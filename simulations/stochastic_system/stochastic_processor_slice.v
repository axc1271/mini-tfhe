==> flow/design.v <==
`timescale 1ns / 1ps
module comparator (
  input [9:0] val1,   
  input [9:0] val2,   
  output res
);
  assign res = (val1 < val2) ? 1'b1 : 1'b0;
endmodule
`timescale 1ns / 1ps
module stochastic_adder (
  input clk,  
  input serial_line1,
  input serial_line2,
  input sel,  
  output reg sum
);
  always @(posedge clk) begin
    sum <= (sel) ? serial_line2 : serial_line1;
  end
endmodule
module stochastic_deserializer (
  input clk,
  input ser_input,
  input ready,         
  output reg [9:0] res,
  output reg valid     
);
  reg[9:0] clk_cnt;
  reg[9:0] count;
  reg active;
  always @(posedge clk) begin
    if (ready) begin
      clk_cnt <= 10'd0;
      count <= 10'd0;
      active <= 1'b1;
      valid <= 1'b0;
    end
    else if (active) begin
      if (clk_cnt < 10'd1023) begin
        clk_cnt <= clk_cnt + 1;
        if (ser_input)
          count <= count + 1;
      end
      else begin
        res <= count + (ser_input ? 10'd1 : 10'd0);   
        valid <= 1'b1;
        active <= 1'b0;
      end
    end
  end
endmodule
`timescale 1ns / 1ps
module stochastic_processor_slice (
    input clk,
    input rst_n,
    input start,                    
    input [7:0] byte1,              
    input [9:0] public_key1,        
    input [7:0] byte2,              
    input [9:0] public_key2,        
    output [7:0] res,
    output reg done                 
);
  wire [19:0] ct1, ct2;
  wire [10:0] ct_modulus = 11'd1024;
  wire [8:0] pt_modulus = 9'd256;
  wire ser_ct1a, ser_ct1b, ser_ct2a, ser_ct2b, sel_a, sel_b, sum_a, sum_b;
  wire [9:0] deser_a, deser_b;
  wire valid_a, valid_b;
  wire [10:0] scaled_a = {deser_a, 1'b0};   
  wire [10:0] scaled_b = {deser_b, 1'b0};   
  wire [9:0] corrected_a = (scaled_a >= 11'd1024) ? (scaled_a - 11'd1024) : scaled_a[9:0];
  wire [9:0] corrected_b = (scaled_b >= 11'd1024) ? (scaled_b - 11'd1024) : scaled_b[9:0];
  wire [19:0] ct_sum;
  assign ct_sum = {corrected_a, corrected_b};   
  reg [10:0] bit_counter;
  wire processing;
  wire ready_signal;
  assign ready_signal = (bit_counter == 11'd0);
  assign processing = (bit_counter < 11'd1024);
  always @(posedge clk or negedge rst_n) begin
    if (!rst_n) begin
      bit_counter <= 11'd0;
      done <= 1'b0;
    end else if (start) begin
      bit_counter <= 11'd0;
      done <= 1'b0;
    end else if (processing) begin
      bit_counter <= bit_counter + 1;
      if (bit_counter == 11'd1023)
        done <= 1'b1;
    end
  end
  hep hep1 (
      .pixel_byte(byte1),   
      .public_key(public_key1),
      .ct_modulus(ct_modulus),  
      .pt_modulus(pt_modulus),   
      .error(1'b1),
      .ciphertext(ct1)
  );
  hep hep2 (
      .pixel_byte(byte2),
      .public_key(public_key2),
      .ct_modulus(ct_modulus),  
      .pt_modulus(pt_modulus),   
      .error(1'b1),
      .ciphertext(ct2)
  );
  stochastic_serializer ct1_a (
      .clk(clk),
      .rst_n(rst_n),
      .val(ct1[19:10]),
      .seed(10'b1010101010),   
      .ser_output(ser_ct1a)
  );
  stochastic_serializer ct1_b (
      .clk(clk),
      .rst_n(rst_n),
      .val(ct1[9:0]),
      .seed(10'b0101010101),   
      .ser_output(ser_ct1b)
  );
  stochastic_serializer ct2_a (
      .clk(clk),
      .rst_n(rst_n),
      .val(ct2[19:10]),
      .seed(10'b1100110011),   
      .ser_output(ser_ct2a)
  );
  stochastic_serializer ct2_b (
      .clk(clk),
      .rst_n(rst_n),
      .val(ct2[9:0]),
      .seed(10'b0011001100),   
      .ser_output(ser_ct2b)
  );
  stochastic_serializer sumsel_a (
      .clk(clk),
      .rst_n(rst_n),
      .val(10'd512),           
      .seed(10'b1111000011),   
      .ser_output(sel_a)
  );
  stochastic_serializer sumsel_b (
      .clk(clk),
      .rst_n(rst_n),
      .val(10'd512),           
      .seed(10'b1000111100),   
      .ser_output(sel_b)
  );
  stochastic_adder adder_a (
      .clk(clk),
      .serial_line1(ser_ct1a),
      .serial_line2(ser_ct2a),
      .sel(sel_a),  
      .sum(sum_a)
  );
  stochastic_adder adder_b (
      .clk(clk),
      .serial_line1(ser_ct1b),
      .serial_line2(ser_ct2b),
      .sel(sel_b),
      .sum(sum_b)
  );
  stochastic_deserializer des1 (
      .clk(clk),
      .ser_input(sum_a),
      .ready(ready_signal),
      .res(deser_a),
      .valid(valid_a)
  );
  stochastic_deserializer des2 (
      .clk(clk),
      .ser_input(sum_b),
      .ready(ready_signal),
      .res(deser_b),
      .valid(valid_b)
  );
  hdp decryptor (
        .ciphertext(ct_sum),
        .ct_modulus(ct_modulus),    
        .pt_modulus(pt_modulus),    
        .res(res)
  );
endmodule
`timescale 1ns / 1ps
module stochastic_serializer (
  input clk,
  input rst_n,
  input [9:0] val,
  input [9:0] seed,       
  output ser_output);
  wire[9:0] random_number;
  lfsr rng (
    .clk(clk),
    .rst_n(rst_n),
    .seed(seed),
    .lfsr_out(random_number)
  );
  comparator comp (
    .val1(random_number),
    .val2(val),
    .res(ser_output)
  );
endmodule
`timescale 1ns / 1ps
module hdp (
    input [19:0] ciphertext,
    input [10:0] ct_modulus,    
    input [8:0] pt_modulus,    
    output [7:0] res
    );
    reg[19:0] res_i;
    parameter secret_key = 7;
    reg[1:0] delta_shift = 2;  
    always @(*) begin
        res_i = (ciphertext[9:0] - (ciphertext[19:10] * secret_key)) % ct_modulus;
        res_i = res_i >> delta_shift;  
    end
    assign res = res_i[7:0];
endmodule
`timescale 1ns / 1ps
module hep (
    input [7:0] pixel_byte,    
    input [9:0] public_key,    
    input [10:0] ct_modulus,    
    input [8:0] pt_modulus,    
    input error,
    output [19:0] ciphertext
    );
    parameter secret_key = 7;
    wire [2:0] delta = 4;
    reg [9:0] b;
    always @(*) begin
        b = (public_key * secret_key) + (delta * pixel_byte) + error;
    end
    assign ciphertext[19:10] = public_key;
    assign ciphertext[9:0] = b;
endmodule
`timescale 1ns / 1ps
module lfsr (
    input wire clk,
    input wire [9:0] seed,
    input wire rst_n,
    output wire [9:0] lfsr_out
);
reg [9:0] lfsr_reg;
wire feedback_bit;
assign feedback_bit = lfsr_reg[9] ^ lfsr_reg[6];
always @(posedge clk or negedge rst_n) begin
    if (!rst_n) begin
        lfsr_reg <= (seed == 10'b0) ? 10'b1 : seed;
    end else begin
        lfsr_reg <= {feedback_bit, lfsr_reg[9:1]};
    end
end
assign lfsr_out = lfsr_reg;
endmodule
---- Reports on stochastic_processor_slice ----
What the tools print for stochastic_processor_slice, step after step.
Lines are those of the file above, counted from 1.
Not given: n/a
set-up
  top module .............................. stochastic_processor_slice
  clock input ............................. clk
  cell library ............................ sky130hd
  corner .................................. tt_025C_1v80

---- Word level ----
Source: Yosys, flattened and elaborated, memories not mapped. Widths are those after wreduce. Registers that Yosys merges into a memory's read port (data or address) are not register bits. Print and check cells do not count. Equal cells are merged and count once.
bit counts
  clocked read ports x word width ......... 0
  elaborated cells ........................ 87
  ROM bits ................................ 0
  register bits ........................... 136
  input bits .............................. 39
  latch bits .............................. 0
  memories ................................ 0
  bits in writable memories ............... 0
operators by class
  multipliers ............................. 3
  $add $sub $neg .......................... 14
  div/mod/pow operators ................... 0
  shift operators ......................... 0
  bitwise gates (word level) .............. 9
  muxes and demuxes ....................... 21
  magnitude comparators ................... 11
  reductions and logical operators ........ 10
  eq/ne operators ......................... 1
operators with widths
  kind                                                    count
  multiplier 10 x 3 -> 10 bit (second input constant)     3
  adder 10 x 1 -> 10 bit (second input constant)          6
  adder 10 bit                                            4
  < comparator 10 bit                                     4
  < comparator 10 bit (second input constant)             4
  >= comparator 11 bit (second input constant)            2
  2-to-1 mux 11 bit                                       2
  subtractor 10 x 1 -> 10 bit (second input constant)     2
  2-to-1 mux 10 bit                                       2
  2-to-1 mux 1 bit                                        17
  AND reduction 3 bit                                     4
  adder 11 x 1 -> 11 bit (second input constant)          1
  equality test 11 x 10 -> 1 bit (second input constant)  1
  < comparator 11 bit (second input constant)             1
  zero test 11 bit                                        1
  subtractor 10 bit                                       1
  XOR 1 bit                                               6
  AND reduction 2 bit                                     3
  nonzero test 2 bit                                      2
  inverter 1 bit                                          3

---- Depth ----
Yosys ltp: most cells in a row. Word level: on the elaborated netlist, between registers, memories and ports. Mapped: between sequential cells and ports; inverters and the memories' decode and read muxes count.
depth
  word-level depth ........................ 6
  ABC_AREA ................................ 0
  gate-level depth with buffers ........... 16
  mapped depth without buffers ............ 16

---- Synthesis result ----
Source: synth_stat.txt of the flow (Yosys; design flattened, memories mapped). It holds for the ABC_AREA given above (unset counts as 0); a run with the other value may have another netlist.
synthesis totals
  chip area (Yosys) ....................... 7236.9 um^2
  buffer cells ............................ 12
  mapped flip-flops ....................... 120
  standard cells after synthesis .......... 683
cell types
  cell                       count  area in all (um^2)
  sky130_fd_sc_hd__ha_1      73     913.376
  sky130_fd_sc_hd__dfrtp_1   35     875.84
  sky130_fd_sc_hd__dfxtp_1   42     840.806
  sky130_fd_sc_hd__fa_1      40     800.768
  sky130_fd_sc_hd__dfstp_2   25     656.88
  sky130_fd_sc_hd__edfxtp_1  18     540.518
  sky130_fd_sc_hd__xor2_1    43     376.611
  sky130_fd_sc_hd__xnor2_1   41     359.094
  sky130_fd_sc_hd__inv_1     73     274.013
  sky130_fd_sc_hd__nor2_1    60     225.216
  sky130_fd_sc_hd__a21oi_1   31     155.149
  sky130_fd_sc_hd__nand2_1   32     120.115
  sky130_fd_sc_hd__nand3_1   19     95.091
  sky130_fd_sc_hd__o21ai_0   19     95.091
  sky130_fd_sc_hd__nand4_1   14     87.584
  sky130_fd_sc_hd__nor3_1    15     75.072
  sky130_fd_sc_hd__or3_1     11     68.816
  sky130_fd_sc_hd__a21o_1    8      60.058
Not listed: further types 32, cells in them 84.

---- Path before layout ----
Path of least setup slack by OpenSTA after synthesis, without wires, with an ideal clock, recovery checks aside; 20% of the period is set as input and as output delay. Where synthesis merged equal registers, the netlist keeps one of their names.
timing path post-synthesis
  kind .................................... input port to flip-flop
  start ................................... input public_key1[3]
  end ..................................... register adder_b.sum
  arrival ................................. 4.241 ns
  period .................................. 5.35 ns
  buffers on the path ..................... 0
  delay of the path ....................... 3.287 ns
  setup slack ............................. 0.993 ns
  required time ........................... 5.234 ns
  stages .................................. 15
  period reached after synthesis .......... 4.357 ns
"delay of the path" is the arrival time less input delay plus setup time.
"stages" counts driving pins, that of a launching flip-flop among them; a cell with two outputs on the path counts twice.
"period reached after synthesis" is the clock period less the worst setup slack; recovery checks do not enter. This is arithmetic on one report: input and output delays are still those of the set period (20% each).
The rows between start and end are the longest chain of elaborated cells between them; the timing report does not say that the signal goes this way. Where chains are equally long, one stands for them.
A line is the first line of the expression or statement that the cell stems from. Yosys adds cells for indexed reads and writes and turns some case tables into memories.
between the ends, post-synthesis
  cell sequence ........................... sky130_fd_sc_hd__inv_1 -> sky130_fd_sc_hd__fa_1 -> sky130_fd_sc_hd__fa_1 -> sky130_fd_sc_hd__inv_1 -> sky130_fd_sc_hd__ha_1 -> sky130_fd_sc_hd__a21oi_1 -> sky130_fd_sc_hd__nor2_1 -> sky130_fd_sc_hd__a2111oi_0 -> sky130_fd_sc_hd__a21oi_1 -> sky130_fd_sc_hd__xnor2_1 -> sky130_fd_sc_hd__ha_1 -> sky130_fd_sc_hd__nand2_1 -> sky130_fd_sc_hd__o21ai_0 -> sky130_fd_sc_hd__nand2_1 -> sky130_fd_sc_hd__o211a_1
  length of the longest elaborated chain .. 6
  elaborated cells on any way between the ends .. 6
  RTL lines with such cells ............... 3
  those cells by class .................... add/sub (2); mul (1); compare (1); mux (2)
RTL lines, path post-synthesis
  what                         line  text
  from (decl)                  58    input [9:0] public_key1,
  multiplier 10 x 3 -> 10 bit  236   b = (public_key * secret_key) + (delta * pixel_byte) + error;
  adder 10 bit                 236
  adder 10 x 1 -> 10 bit       236
  < comparator 10 bit          7     assign res = (val1 < val2) ? 1'b1 : 1'b0;
  2-to-1 mux 1 bit             7
  2-to-1 mux 1 bit             18    sum <= (sel) ? serial_line2 : serial_line1;
  to (assign)                  18
  to (decl)                    15    output reg sum

---- Path in the finished layout ----
Path of least setup slack in the final report of record 1 (OpenROAD, finished layout, wires in). Where an end is a register, its clock arrival counts in the times.
timing path after layout
  kind .................................... flip-flop to output port
  start ................................... register des1.res[1]
  end ..................................... output res[7]
  period .................................. 2.61 ns
  required time ........................... 2.09 ns
  buffers on the path ..................... 1
  setup slack ............................. -1.32 ns
  stages .................................. 11
  arrival ................................. 3.41 ns
The rows between start and end are the longest chain of elaborated cells between them; the timing report does not say that the signal goes this way. Where chains are equally long, one stands for them.
between the ends, after layout
  cell sequence ........................... sky130_fd_sc_hd__edfxtp_1 -> sky130_fd_sc_hd__inv_2 -> sky130_fd_sc_hd__fa_1 -> sky130_fd_sc_hd__fa_1 -> sky130_fd_sc_hd__ha_4 -> sky130_fd_sc_hd__and3_4 -> sky130_fd_sc_hd__a221o_2 -> sky130_fd_sc_hd__a311o_2 -> sky130_fd_sc_hd__a21oi_4 -> sky130_fd_sc_hd__xnor2_2 -> sky130_fd_sc_hd__buf_2
  length of the longest elaborated chain .. 4
  elaborated cells on any way between the ends .. 5
  RTL lines with such cells ............... 2
  those cells by class .................... add/sub (2); mul (1); compare (1); mux (1)
RTL lines, path after layout
  what                         line  text
  from (decl)                  25    output reg [9:0] res,
  from (assign)                45    res <= count + (ser_input ? 10'd1 : 10'd0);
  >= comparator 11 bit         72    wire [9:0] corrected_a = (scaled_a >= 11'd1024) ? (scaled_a - 11'd1024) : scaled_a[9:0];
  2-to-1 mux 10 bit            72
  multiplier 10 x 3 -> 10 bit  218   res_i = (ciphertext[9:0] - (ciphertext[19:10] * secret_key)) % ct_modulus;
  subtractor 10 bit            218
  to (decl)                    61    output [7:0] res,

==> runs of stochastic_processor_slice <==
Record of 2 stored runs of the RTL-to-layout flow on stochastic_processor_slice, platform sky130hd. The runs are unordered. Constraints: input delay and output delay 20% of the set period each, output load 0.01 pF.
"achieved clock period (ns)" means the clock period less the worst setup slack. The figure is calculated, with input and output delays left at 20% of the set period.
"worst setup path time (ns)": the worst setup path's part of the clock period (all of it between registers, 20% less for each end at a port) less its slack. A launch clock that arrives late makes it longer, a capture clock that arrives late makes it shorter.
"finish__power__total" rests on the timing tool's default activity at the inputs, not on a simulated workload.

Flow files of record 1
==> flow/run.sh <==
#!/bin/bash
# the make line also repeats the synthesis and layout settings of config.mk as NAME=value (left out here)
make -C /OpenROAD-flow-scripts/flow DESIGN_CONFIG=/design/flow/config.mk WORK_HOME=/design/flow/orfs CLKGATE_MAP_FILE= finish
==> flow/config.mk <==
export PLATFORM = sky130hd
export DESIGN_NAME = stochastic_processor_slice
export DESIGN_NICKNAME = stochastic_processor_slice
export VERILOG_FILES = /design/flow/design.v
export SDC_FILE = /design/flow/constraint.sdc
export NUM_CORES = 4
export LEC_CHECK = 0
export CAP_MARGIN = 20
export CELL_PAD_IN_SITES_DETAIL_PLACEMENT = 0
export CELL_PAD_IN_SITES_GLOBAL_PLACEMENT = 2
export CORE_MARGIN = 2
export CORE_UTILIZATION = 23
export CTS_CLUSTER_DIAMETER = 229
export CTS_CLUSTER_SIZE = 76
export GPL_TIMING_DRIVEN = 1
export MIN_ROUTING_LAYER = met1
export PLACE_DENSITY_LB_ADDON = 0.28
export SETUP_SLACK_MARGIN = 0.18
export SLEW_MARGIN = 30
==> flow/constraint.sdc <==
create_clock -name core_clock -period 2.61 [get_ports {clk}]
set_input_delay 0.5220 -clock core_clock [delete_from_list [all_inputs] [get_ports {clk}]]
set_output_delay 0.5220 -clock core_clock [all_outputs]
set_load 0.01 [all_outputs]

report of record 1
yosys chip area after synthesis (um^2): 7236.9
finish__design__die__area: 32900.5
finish__design__instance__area__stdcell: 9898.2
finish__timing__setup__ws: -1.318
finish__timing__setup__tns: -8.185
finish__power__total: 6.135e-03
achieved clock period (ns): 3.928
worst setup path time (ns): 3.41
worst setup path kind: flip-flop to output port

Flow files of record 2
==> flow/run.sh <==
#!/bin/bash
# the make line also repeats the synthesis and layout settings of config.mk as NAME=value (left out here)
make -C /OpenROAD-flow-scripts/flow DESIGN_CONFIG=/design/flow/config.mk WORK_HOME=/design/flow/orfs CLKGATE_MAP_FILE= finish
==> flow/config.mk <==
export PLATFORM = sky130hd
export DESIGN_NAME = stochastic_processor_slice
export DESIGN_NICKNAME = stochastic_processor_slice
export VERILOG_FILES = /design/flow/design.v
export SDC_FILE = /design/flow/constraint.sdc
export NUM_CORES = 4
export LEC_CHECK = 0
export CAP_MARGIN = 20
export CORE_MARGIN = 2
export CORE_UTILIZATION = 40
export SLEW_MARGIN = 20
==> flow/constraint.sdc <==
create_clock -name core_clock -period 3.82 [get_ports {clk}]
set_input_delay 0.7640 -clock core_clock [delete_from_list [all_inputs] [get_ports {clk}]]
set_output_delay 0.7640 -clock core_clock [all_outputs]
set_load 0.01 [all_outputs]

report of record 2
yosys chip area after synthesis (um^2): 7236.9
finish__design__die__area: 19183.6
finish__design__instance__area__stdcell: 9340.2
finish__timing__setup__ws: -0.300
finish__timing__setup__tns: -0.973
finish__power__total: 4.022e-03
achieved clock period (ns): 4.120
worst setup path time (ns): 3.36
worst setup path kind: flip-flop to output port
